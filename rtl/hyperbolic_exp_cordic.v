==> flow/design.v <==
module hyperbolic_exp_cordic (
    input rstn,
    input clk,
    input signed [NUM_W - 1:0] z0,
    input in_valid,
    output reg in_ready,
    output reg signed [NUM_W - 1:0] w,
    output reg out_valid,
    input out_ready
);
    localparam NUM_W = 16;
    localparam ITERATION_COUNT = NUM_W;
    localparam NUM_W_BITS = $clog2(ITERATION_COUNT+1);
    localparam state_idle = 0;
    localparam state_iterating = 1;
    localparam state_done = 2;
    localparam signed CORDIC_FACTOR = 19784;
    reg [NUM_W_BITS-1:0] iteration_no;
    reg [1:0] state;
    reg signed [NUM_W-1:0] z;
    reg [NUM_W - 1:0] STATE_INDEXES [ITERATION_COUNT - 1: 0];
    reg signed [NUM_W:1] ATANH_2_TO_THE_MINUS_I [ITERATION_COUNT - 1: 0];
    reg signed [15:0] t;
    initial begin
        STATE_INDEXES[0] <= 1;
        STATE_INDEXES[1] <= 2;
        STATE_INDEXES[2] <= 3;
        STATE_INDEXES[3] <= 4;
        STATE_INDEXES[4] <= 4;
        STATE_INDEXES[5] <= 5;
        STATE_INDEXES[6] <= 6;
        STATE_INDEXES[7] <= 7;
        STATE_INDEXES[8] <= 8;
        STATE_INDEXES[9] <= 9;
        STATE_INDEXES[10] <= 10;
        STATE_INDEXES[11] <= 11;
        STATE_INDEXES[12] <= 12;
        STATE_INDEXES[13] <= 13;
        STATE_INDEXES[14] <= 13;
        STATE_INDEXES[15] <= 14;
        ATANH_2_TO_THE_MINUS_I[1] <= 9000;
        ATANH_2_TO_THE_MINUS_I[2] <= 4185;
        ATANH_2_TO_THE_MINUS_I[3] <= 2059;
        ATANH_2_TO_THE_MINUS_I[4] <= 1025;
        ATANH_2_TO_THE_MINUS_I[5] <= 512;
        ATANH_2_TO_THE_MINUS_I[6] <= 256;
        ATANH_2_TO_THE_MINUS_I[7] <= 128;
        ATANH_2_TO_THE_MINUS_I[8] <= 64;
        ATANH_2_TO_THE_MINUS_I[9] <= 32;
        ATANH_2_TO_THE_MINUS_I[10] <= 16;
        ATANH_2_TO_THE_MINUS_I[11] <= 8;
        ATANH_2_TO_THE_MINUS_I[12] <= 4;
        ATANH_2_TO_THE_MINUS_I[13] <= 2;
        ATANH_2_TO_THE_MINUS_I[14] <= 1;
    end
    always @(posedge clk) begin
        if (!rstn) begin
            in_ready <= 1;
            out_valid <= 0;
            iteration_no <= 0;
            state <= state_idle;
            z <= 0;
            w <= 0;
        end else begin 
            if (state == state_idle) begin
                if (in_ready && in_valid) begin
                    z <= z0;
                    w <= CORDIC_FACTOR;
                    state <= state_iterating;
                    iteration_no <= 0;
                end
            end else if (state == state_iterating) begin
                iteration_no <= iteration_no + 1;
                t <= ATANH_2_TO_THE_MINUS_I[STATE_INDEXES[iteration_no]];
                z <= z - (({NUM_W{z[NUM_W-1]}} ^ ATANH_2_TO_THE_MINUS_I[STATE_INDEXES[iteration_no]]) + z[NUM_W-1]);
                w <= w + ({NUM_W{z[NUM_W-1]}} ^ (w >> STATE_INDEXES[iteration_no])) + z[NUM_W-1];
                if (iteration_no == ITERATION_COUNT - 1) begin
                    state <= state_done;
                    out_valid <= 1;
                end
            end else if (state == state_done) begin
                if (out_ready && out_valid) begin
                    state <= state_idle;
                end
            end
        end
    end
endmodule
Reports on hyperbolic_exp_cordic --
Tool output for the design above, in the order of the flow. Line numbers count from 1 in the design file above. Operators carry their Yosys type and port widths (W data, S select, Z words). Cell names lack the library's common part. Not given: n/a
Design: design top hyperbolic_exp_cordic, clock input clk, cell library sky130hd, timing corner tt_025C_1v80

Elaborated design --
Yosys after proc, flatten, opt, wreduce and memory -nomap, before mapping. Print and check cells are not counted. Equal cells are merged and count once. Memory sizes are those after Yosys's memory passes, which may raise the word count (mostly to a power of two), join words into wider ones and drop unused or constant bits.
Word-level totals: input port bits 20, register bits after elaboration 40, ROM bits 288, output and inout port bits 18, clocked read ports x word width 4, cells after elaboration 46, memories 2
Memory list:
- ATANH_2_TO_THE_MINUS_I | depth 16, bits a word 14, read ports 1, write ports 0, line 22 | reg signed [NUM_W:1] ATANH_2_TO_THE_MINUS_I [ITERATION_COUNT - 1: 0];
- STATE_INDEXES | depth 16, bits a word 4, read ports 1, write ports 0, line 21 | reg [NUM_W - 1:0] STATE_INDEXES [ITERATION_COUNT - 1: 0];
Cells by class: bitwise gates (word level) 3, shifts and indexed selects 1, $add $sub $neg 5, mux-type cells 17, equal/unequal tests 5, reductions and logical operators 8
Operator list (count):
- $mux W16 | 6
- $add A16 B1 Y16 | 2
- $xor A16 B16 Y16 | 2
- $add A16 B16 Y16 | 1
- $sub A16 B16 Y16 | 1
- $shr A16 B16 Y16 | 1
- $mux W5 | 3
- $mux W2 | 6
- $mux W4 | 2
- $reduce_bool A3 Y1 | 2
- $add A5 B1 Y5 const B | 1
- $eq A5 B4 Y1 const B | 1
- $reduce_and A4 Y1 | 1
- $ne A3 B2 Y1 const B | 1
- $reduce_and A3 Y1 | 1
- $eq A2 B1 Y1 const B | 1
- $ne A2 B1 Y1 const B | 1
- $eq A2 B2 Y1 const B | 1
- $logic_not A2 Y1 | 1
- $reduce_and A2 Y1 | 1
- $reduce_bool A2 Y1 | 1
- $logic_and A1 B1 Y1 | 1
- $not A1 Y1 | 1

Logic depth --
Yosys ltp: most cells in a row. Word level: on the elaborated netlist, between registers, memories and ports. Mapped: between sequential cells and ports; inverters and the memories' decode and read muxes count.
Depth: depth after elaboration 6, ABC_AREA 0, gate-level depth with buffers 18, gate-level depth less buffers 16

Mapped cells and area --
Source: synth_stat.txt of the flow (Yosys; design flattened, memories mapped). It holds for the ABC_AREA given above (unset counts as 0); a run with the other value may have another netlist. Totals and module areas in this step are rounded.
Cells by type:
- dfxtp_1 | count 45, area in all 900.864 µm²
- ha_1 | count 45, area in all 563.04 µm²
- a21oi_1 | count 51, area in all 255.245 µm²
- xor2_1 | count 29, area in all 253.994 µm²
- xnor2_1 | count 23, area in all 201.443 µm²
- mux2i_1 | count 20, area in all 200.192 µm²
- inv_1 | count 53, area in all 198.941 µm²
- nand2_1 | count 46, area in all 172.666 µm²
- o21ai_0 | count 31, area in all 155.149 µm²
- nor2_1 | count 34, area in all 127.622 µm²
- clkbuf_1 | count 25, area in all 93.84 µm²
- nor2b_1 | count 14, area in all 87.584 µm²
- o221ai_1 | count 10, area in all 87.584 µm²
- mux4_2 | count 3, area in all 67.565 µm²
- and3_1 | count 10, area in all 62.56 µm²
- a21o_1 | count 8, area in all 60.058 µm²
- mux2_2 | count 5, area in all 56.304 µm²
- nand3_1 | count 11, area in all 55.053 µm²
Not listed: further types 35, cells in them 112.
Mapped netlist: area of sequential cells 900.9 µm², standard cells after synthesis 575, cell area after synthesis 4428 µm², buffers 30, flip-flop cells 45

Worst setup path after synthesis --
Path of least setup slack by OpenSTA after synthesis, without wires, with an ideal clock, recovery checks aside; 20% of the period is set as input and as output delay. Where synthesis merged equal registers, the netlist keeps one of their names.
Timing after synthesis: path kind reg2reg, start register (name not given), end register z[15], stages on the path 17, library setup time 0.078 ns, path delay 3.949 ns, slack 0.651 ns, required time 4.522 ns, time at the first pin 0.000 ns, arrival time 3.871 ns, buffers on the path 3, period 4.6 ns, synthesis period reached 3.949 ns
"path delay" = arrival - input delay + setup time. "stages on the path" counts driving pins, that of a launching flip-flop among them; a cell with two outputs on the path counts twice. "synthesis period reached" = period - worst setup slack (recovery checks aside). The figure is calculated, with input and output delays left at 20% of the set period. A register here has more assigning lines than the two given.
Between the ends, after synthesis: cell sequence dfxtp_1 clkbuf_1 buf_1 buf_1 nand2_1 a21oi_1 xor2_1 ha_1 inv_1 ha_1 or4b_2 o22ai_1 o21ai_0 a221oi_1 a21oi_1 a41o_1 nor3_1
Ends and longest elaborated chain, after synthesis:
- end, assigned | line 67 | z <= z0;
- end, assigned | line 75 | z <= z - (({NUM_W{z[NUM_W-1]}} ^ ATANH_2_TO_THE_MINUS_I[STATE_INDEXES[iteration_no]]) + z[NUM_W-1]);
- end, declared | line 20 | reg signed [NUM_W-1:0] z;
No chain of elaborated cells between the ends is given.

Worst path after layout --
Path of least setup slack in the final report of run 1 (OpenROAD, finished layout, wires in). Where an end is a register, its clock arrival counts in the times.
Timing post-layout: path kind reg2reg, start register (name not given), end register w[9], time at the first pin 0.30 ns, stages on the path 17, arrival time 4.14 ns, library setup time 0.12 ns, period 8.19 ns, required time 8.36 ns, buffers on the path 1, slack 4.23 ns
A register here has more assigning lines than the two given.
Between the ends, post-layout: cell sequence dfxtp_1 buf_4 mux2_2 o21ai_0 nor2_1 a21oi_1 a21oi_1 xor2_1 ha_1 a21o_1 a21o_1 a21oi_1 nor2b_1 nor3b_1 o21ai_0 xnor2_1 o21ai_0
Ends and longest elaborated chain, post-layout:
- end, assigned | line 63 | w <= 0;
- end, assigned | line 76 | w <= w + ({NUM_W{z[NUM_W-1]}} ^ (w >> STATE_INDEXES[iteration_no])) + z[NUM_W-1];
- end, declared | line 7 | output reg signed [NUM_W - 1:0] w,
No chain of elaborated cells between the ends is given.

hyperbolic_exp_cordic through Yosys and OpenROAD on sky130hd: 2 stored runs, unordered, with their settings and measured results. The constraints put input and output delay at 20% of the set period each and load the outputs with 0.01 pF.
By "period reached" is meant the clock period of the run minus its worst setup slack. This is arithmetic on one report: input and output delays are still those of the set period (20% each).
The results are shown rounded.

* Run 1 | settings: period_ns 8.19; CORE_UTILIZATION 53; SETUP_SLACK_MARGIN 1.45; PLACE_DENSITY_LB_ADDON 0.03; CORE_ASPECT_RATIO 1.63; CELL_PAD_IN_SITES_GLOBAL_PLACEMENT 0; TNS_END_PERCENT 35; GPL_ROUTABILITY_DRIVEN 1; SLEW_MARGIN 0; MAX_ROUTING_LAYER met4; CAP_MARGIN 20; CORE_MARGIN 2 | results: chip area in the Yosys report 4,428 µm²; full die area 9,124 µm²; area of the standard cells in the finished layout 5,020 µm²; utilization in the final report 62.0 %; worst setup slack after layout 4.225 ns; period reached 3.965 ns
* Run 2 | settings: period_ns 6.69; CORE_UTILIZATION 37; PLACE_DENSITY 0.81; CORE_ASPECT_RATIO 1.75; CELL_PAD_IN_SITES_GLOBAL_PLACEMENT 2; GPL_ROUTABILITY_DRIVEN 1; MAX_ROUTING_LAYER met5; CAP_MARGIN 20; CORE_MARGIN 2; SLEW_MARGIN 20 | results: chip area in the Yosys report 4,428 µm²; full die area 12,890 µm²; area of the standard cells in the finished layout 5,060 µm²; utilization in the final report 43.4 %; worst setup slack after layout 2.462 ns; period reached 4.228 ns
