==> flow/design.v <==
module nr_div (
    input rstn,
    input clk,
    input [MANTISSA_W+EXP_W-1:0] d,
    input in_valid,
    output reg in_ready,
    output reg [MANTISSA_W+EXP_W-1:0] out,
    output reg out_valid,
    input out_ready
);
    localparam MANTISSA_W = 16;
    localparam EXP_W = 8;
    localparam ITERATION_COUNT = 4;
    localparam ITERATION_CNT_W = 2;
    localparam MANTISSA_W_CLOG2 = 4;
    localparam STATE_W = 2;
    localparam STATE_IDLE = 0;
    localparam STATE_APPROXIMATE = 1;
    localparam STATE_ITTERATING = 2;
    localparam STATE_DONE = 3;
    localparam FIX_POINT_LOCATION = 15;
    localparam CONST_48_OVER_17 = 32'd3031741621;  
    localparam CONST_32_OVER_17 = 16'd61681;  
    localparam CONST_2 = 32'h80000000;  
    reg [MANTISSA_W-1:0] d_man;  
    reg [31:0] z;  
    reg [31:0] ztemp;  
    reg signed [EXP_W-1:0] d_exp;  
    reg d_sign;
    reg [ITERATION_CNT_W-1:0] i;
    reg [STATE_W-1:0] state;
    always @(posedge clk) begin
        if (!rstn) begin
            i <= 0;
            state <= STATE_IDLE;
            in_ready <= 1;
            out_valid <= 0;
        end else begin
            if (state == STATE_IDLE) begin
                out_valid <= 0;
                if (in_ready && in_valid) begin
                    d_man <= ({(MANTISSA_W){d[MANTISSA_W+EXP_W-1]}} ^ d[MANTISSA_W+EXP_W-1:EXP_W]) + d[MANTISSA_W+EXP_W-1];
                    d_exp <= d[EXP_W-1:0];
                    d_sign <= d[MANTISSA_W+EXP_W-1];
                    state <= STATE_APPROXIMATE;
                    in_ready <= 0;
                end
            end else if (state == STATE_APPROXIMATE) begin
                z <= CONST_48_OVER_17 - (CONST_32_OVER_17 * d_man);
                state <= STATE_ITTERATING;
            end else if (state == STATE_ITTERATING) begin
                i <= i+1;
                if (i[0] == 1'b0) begin
                    ztemp <= CONST_2-(d_man * (z >> FIX_POINT_LOCATION));
                end else begin
                    z <= ((z >> FIX_POINT_LOCATION) * (ztemp >> FIX_POINT_LOCATION));
                end
                if (i == ITERATION_COUNT-1) begin
                    i <= 0;
                    state <= STATE_DONE;
                end
            end else if (state == STATE_DONE) begin
                out_valid <= 1;
                out[MANTISSA_W+EXP_W-1:EXP_W] <= ({MANTISSA_W{d_sign}} ^ (z[31:31-MANTISSA_W+1])) + d_sign;
                out[EXP_W-1:0] <= -d_exp + 1'b1;
                if (out_ready <= 1) begin
                    state <= STATE_IDLE;
                    in_ready <= 1;
                end
            end
        end
    end
endmodule
Step by step through the tools: nr_div
Tool output for the design above, in the order of the flow. Line numbers count from 1 in the design file above. Library cell names are shortened. A cell with n/a has no value.

Top module: nr_div. Clock port: clk. Standard-cell library: sky130hd. Library corner: tt_025C_1v80.

After elaboration
Yosys after proc, flatten, opt, wreduce and memory -nomap, before mapping. Memory bits, and registers merged into a memory's read port (data or address), are not among the register bits. Print and check cells are not counted. Equal cells are merged and count once.

Under bits in registers stands 119. Bits of input ports: 28. The figure for output and inout port bits is 26. Under word-level cells stands 71.

Under add/sub/neg operators stands 7. Under multipliers stands 3. For $lt $le $gt $ge the number is 1. For eq/ne operators the number is 8. Under muxes and demuxes stands 17. The figure for bitwise gates (word level) is 7. Under reductions and logical operators stands 17.

Operator list (number): multiplier 17 x 17 -> 32 bit (1); multiplier 16 x 16 -> 32 bit (first input constant) (1); multiplier 16 x 17 -> 32 bit (1); two-way mux 32 bit (3); subtractor 32 bit (first input constant) (2); adder 16 x 1 -> 16 bit (2); XOR 16 bit (2); two-way mux 2 bit (8); AND reduction 5 bit (3); AND reduction 3 bit (3); nonzero test 2 bit (4); AND reduction 4 bit (2); nonzero test 4 bit (2); adder 8 x 1 -> 8 bit (second input constant) (1); negation 8 bit (1); == test 2 bit (second input constant) (3); two-way mux 1 bit (6); inverter 1 bit (5); inequality test 2 bit (second input constant) (2); inequality test 4 x 3 -> 1 bit (second input constant) (1); adder 2 x 1 -> 2 bit (second input constant) (1); == test 2 x 1 -> 1 bit (second input constant) (1); inequality test 2 x 1 -> 1 bit (second input constant) (1); logical NOT 2 bit (1); OR reduction 2 bit (1); less-or-equal comparator 1 bit (second input constant) (1); logical AND 1 bit (1).

Logic depth
Depth = most cells in a row (Yosys ltp): at word level without a register or memory, in the mapped netlist without a sequential cell, where the memories' decode and read muxes count.

For word-level depth the number is 6. The entry for ABC_AREA reads 0. The figure for mapped depth is 25. The entry for depth with buffers taken out reads 23.

Mapped cells and area
Yosys stat after the flow's synthesis: flattened, memories mapped to cells. It holds for the ABC_AREA given above (unset counts as 0); a run with the other value may have another netlist. Totals and module areas in this step are rounded.

Cell types: fa_1 (number 516, total area 1.03E+04 um2); ha_1 (number 333, total area 4.17E+03 um2); inv_1 (number 710, total area 2.67E+03 um2); edfxtp_1 (number 83, total area 2492.39 um2); and2_1 (number 229, total area 1.43E+03 um2); nand2_1 (number 340, total area 1.28E+03 um2); xnor2_1 (number 62, total area 543.021 um2); clkbuf_1 (number 99, total area 371.606 um2); nor2_1 (number 92, total area 345.331 um2); xor2_1 (number 39, total area 341.578 um2); a21oi_1 (number 61, total area 305.293 um2); dfxtp_1 (number 8, total area 160.154 um2); o21ai_0 (number 29, total area 145.139 um2); a21o_1 (number 18, total area 135.13 um2); nand3_1 (number 19, total area 95.091 um2); nor3_1 (number 19, total area 95.091 um2); mux2i_1 (number 9, total area 90.086 um2); o21a_1 (number 11, total area 82.579 um2).

Not listed: further types 51, cells in them 148.

For cells in the netlist the number is 2825. The figure for synthesis area is 26160 um2. For sequential part of the area the number is 2653 um2. Under flip-flop cells stands 91. For buffers the number is 112.

Path before layout
OpenSTA on the mapped netlist: ideal clock, no wires. The path of least setup slack (recovery checks aside). Input and output delay are each 20% of the period. Register names are those of the netlist, which keeps one name where synthesis merged equal registers.

Path type: register to register. From: reg d_man[1]. To: reg ztemp[31]. Period: 11.4 ns. The entry for setup time reads 0.260 ns. Under launch time at the first pin stands 0.000 ns. The entry for arrival reads 6.014 ns. For data required time the number is 11.140 ns. Under path slack stands 5.126 ns. The entry for path delay reads 6.274 ns. Driving pins on the path: 25. For path buffers the number is 2. The figure for synthesis period reached is 6.274 ns.

"path delay" is the arrival time less input delay plus setup time. "driving pins on the path": output pins that drive a net of the path, with the launching flip-flop's if there is one; two outputs of one cell count as two. "synthesis period reached" = period - worst setup slack (recovery checks aside). The figure is calculated, with input and output delays left at 20% of the set period. The rows between start and end are the longest chain of elaborated cells between them; the timing report does not say that the signal goes this way. Where chains are equally long, one stands for them. Each line given opens the expression or statement behind the cell; cells for indexed reads and writes are added by Yosys, which also makes memories of some case tables.

Path through: edfxtp_1 clkbuf_1 clkbuf_1 and2_1 fa_1 inv_1 fa_1 inv_1 fa_1 inv_1 fa_1 fa_1 inv_1 fa_1 inv_1 ha_1 a2111oi_0 o21ai_1 a21oi_2 a211oi_2 nor3_2 o31a_4 o2111ai_4 a21oi_2 xnor2_1. Under cells in the longest elaborated chain stands 2. Under elaborated cells on any way between the ends stands 2. The figure for RTL lines with such cells is 1. Those cells by class: 1 x add/sub; 1 x mul.

RTL lines, path post-synthesis: start: declaration (line 25) `reg [MANTISSA_W-1:0] d_man;`; start: assignment (line 42) `d_man <= ({(MANTISSA_W){d[MANTISSA_W+EXP_W-1]}} ^ d[MANTISSA_W+EXP_W-1:EXP_W]) + d[MANTISSA_W+EXP_W-1];`; multiplier 16 x 17 -> 32 bit (line 54) `ztemp <= CONST_2-(d_man * (z >> FIX_POINT_LOCATION));`; subtractor 32 bit (line 54); end: assignment (line 54); end: declaration (line 27) `reg [31:0] ztemp;`.

Timing after layout
Path of least setup slack in the final report of flow run 2 (OpenROAD, finished layout, wires in). Where an end is a register, its clock arrival counts in the times.

Path type: register to register. From: reg z[24]. To: reg z[21]. Period: 6.55 ns. The entry for setup time reads 0.27 ns. Under launch time at the first pin stands 0.37 ns. The entry for arrival reads 6.49 ns. For data required time the number is 6.65 ns. Under path slack stands 0.15 ns. Driving pins on the path: 21. For path buffers the number is 1.

The rows between start and end are the longest chain of elaborated cells between them; the timing report does not say that the signal goes this way. Where chains are equally long, one stands for them.

Path through: edfxtp_1 buf_12 and2_4 fa_1 inv_1 fa_1 fa_1 inv_1 fa_1 fa_1 fa_1 ha_4 a21o_1 a21o_1 a21o_1 a21o_1 a21o_1 a21o_1 a211oi_2 xor2_2 o211ai_1. Under cells in the longest elaborated chain stands 4. Under elaborated cells on any way between the ends stands 4. The figure for RTL lines with such cells is 4. Those cells by class: 1 x mul; 3 x mux.

RTL lines, path post-layout: start: declaration (line 26) `reg [31:0] z;`; start: assignment (line 49) `z <= CONST_48_OVER_17 - (CONST_32_OVER_17 * d_man);`; start: assignment (line 56) `z <= ((z >> FIX_POINT_LOCATION) * (ztemp >> FIX_POINT_LOCATION));`; multiplier 17 x 17 -> 32 bit (line 56); two-way mux 32 bit (line 53) `if (i[0] == 1'b0) begin`; two-way mux 32 bit (line 51) `end else if (state == STATE_ITTERATING) begin`; two-way mux 32 bit (line 48) `end else if (state == STATE_APPROXIMATE) begin`; end: assignment (line 49); end: assignment (line 56); end: declaration (line 26).

Top module nr_div; platform sky130hd; tools Yosys and OpenROAD; 2 stored runs in no particular order. Input and output delays are each 20% of the period that was set; the output load is 0.01 pF. "reached clock period" = clock period - worst setup slack. The figure is calculated, with input and output delays left at 20% of the set period. "critical setup path time" = time allowed to the worst setup path (clock period - input delay - output delay, where it has them) - its slack; a late launch clock adds to it, a late capture clock takes from it. The measured numbers are rounded.

Flow run 1 has these settings: period_ns 4.46; CORE_UTILIZATION 69; SETUP_SLACK_MARGIN 1.08; PLACE_DENSITY_LB_ADDON 0.19; HOLD_SLACK_MARGIN 0.26; CORE_ASPECT_RATIO 1.2; CORE_MARGIN 4; CELL_PAD_IN_SITES_GLOBAL_PLACEMENT 3; CELL_PAD_IN_SITES_DETAIL_PLACEMENT 2; TNS_END_PERCENT 70; GPL_ROUTABILITY_DRIVEN 0; CAP_MARGIN 20; SLEW_MARGIN 20. Outcome: did not finish, placement stopped with FLW-0024.

Flow run 2 has these settings: period_ns 6.55; CORE_UTILIZATION 63; CAP_MARGIN 20; CORE_MARGIN 2; SLEW_MARGIN 20. The measured chip area after synthesis (Yosys) is 26160 um2. The die area is 43180 um2. The standard-cell area of the final layout reads 29360 um2. The measured utilization in the final report is 0.717. The worst setup slack after layout comes to 0.154 ns. The setup total negative slack reads 0.000 ns. The measured worst hold slack is 0.484 ns. The reached clock period reads 6.396 ns. The critical setup path time is 6.40 ns. Critical path kind: register to register.
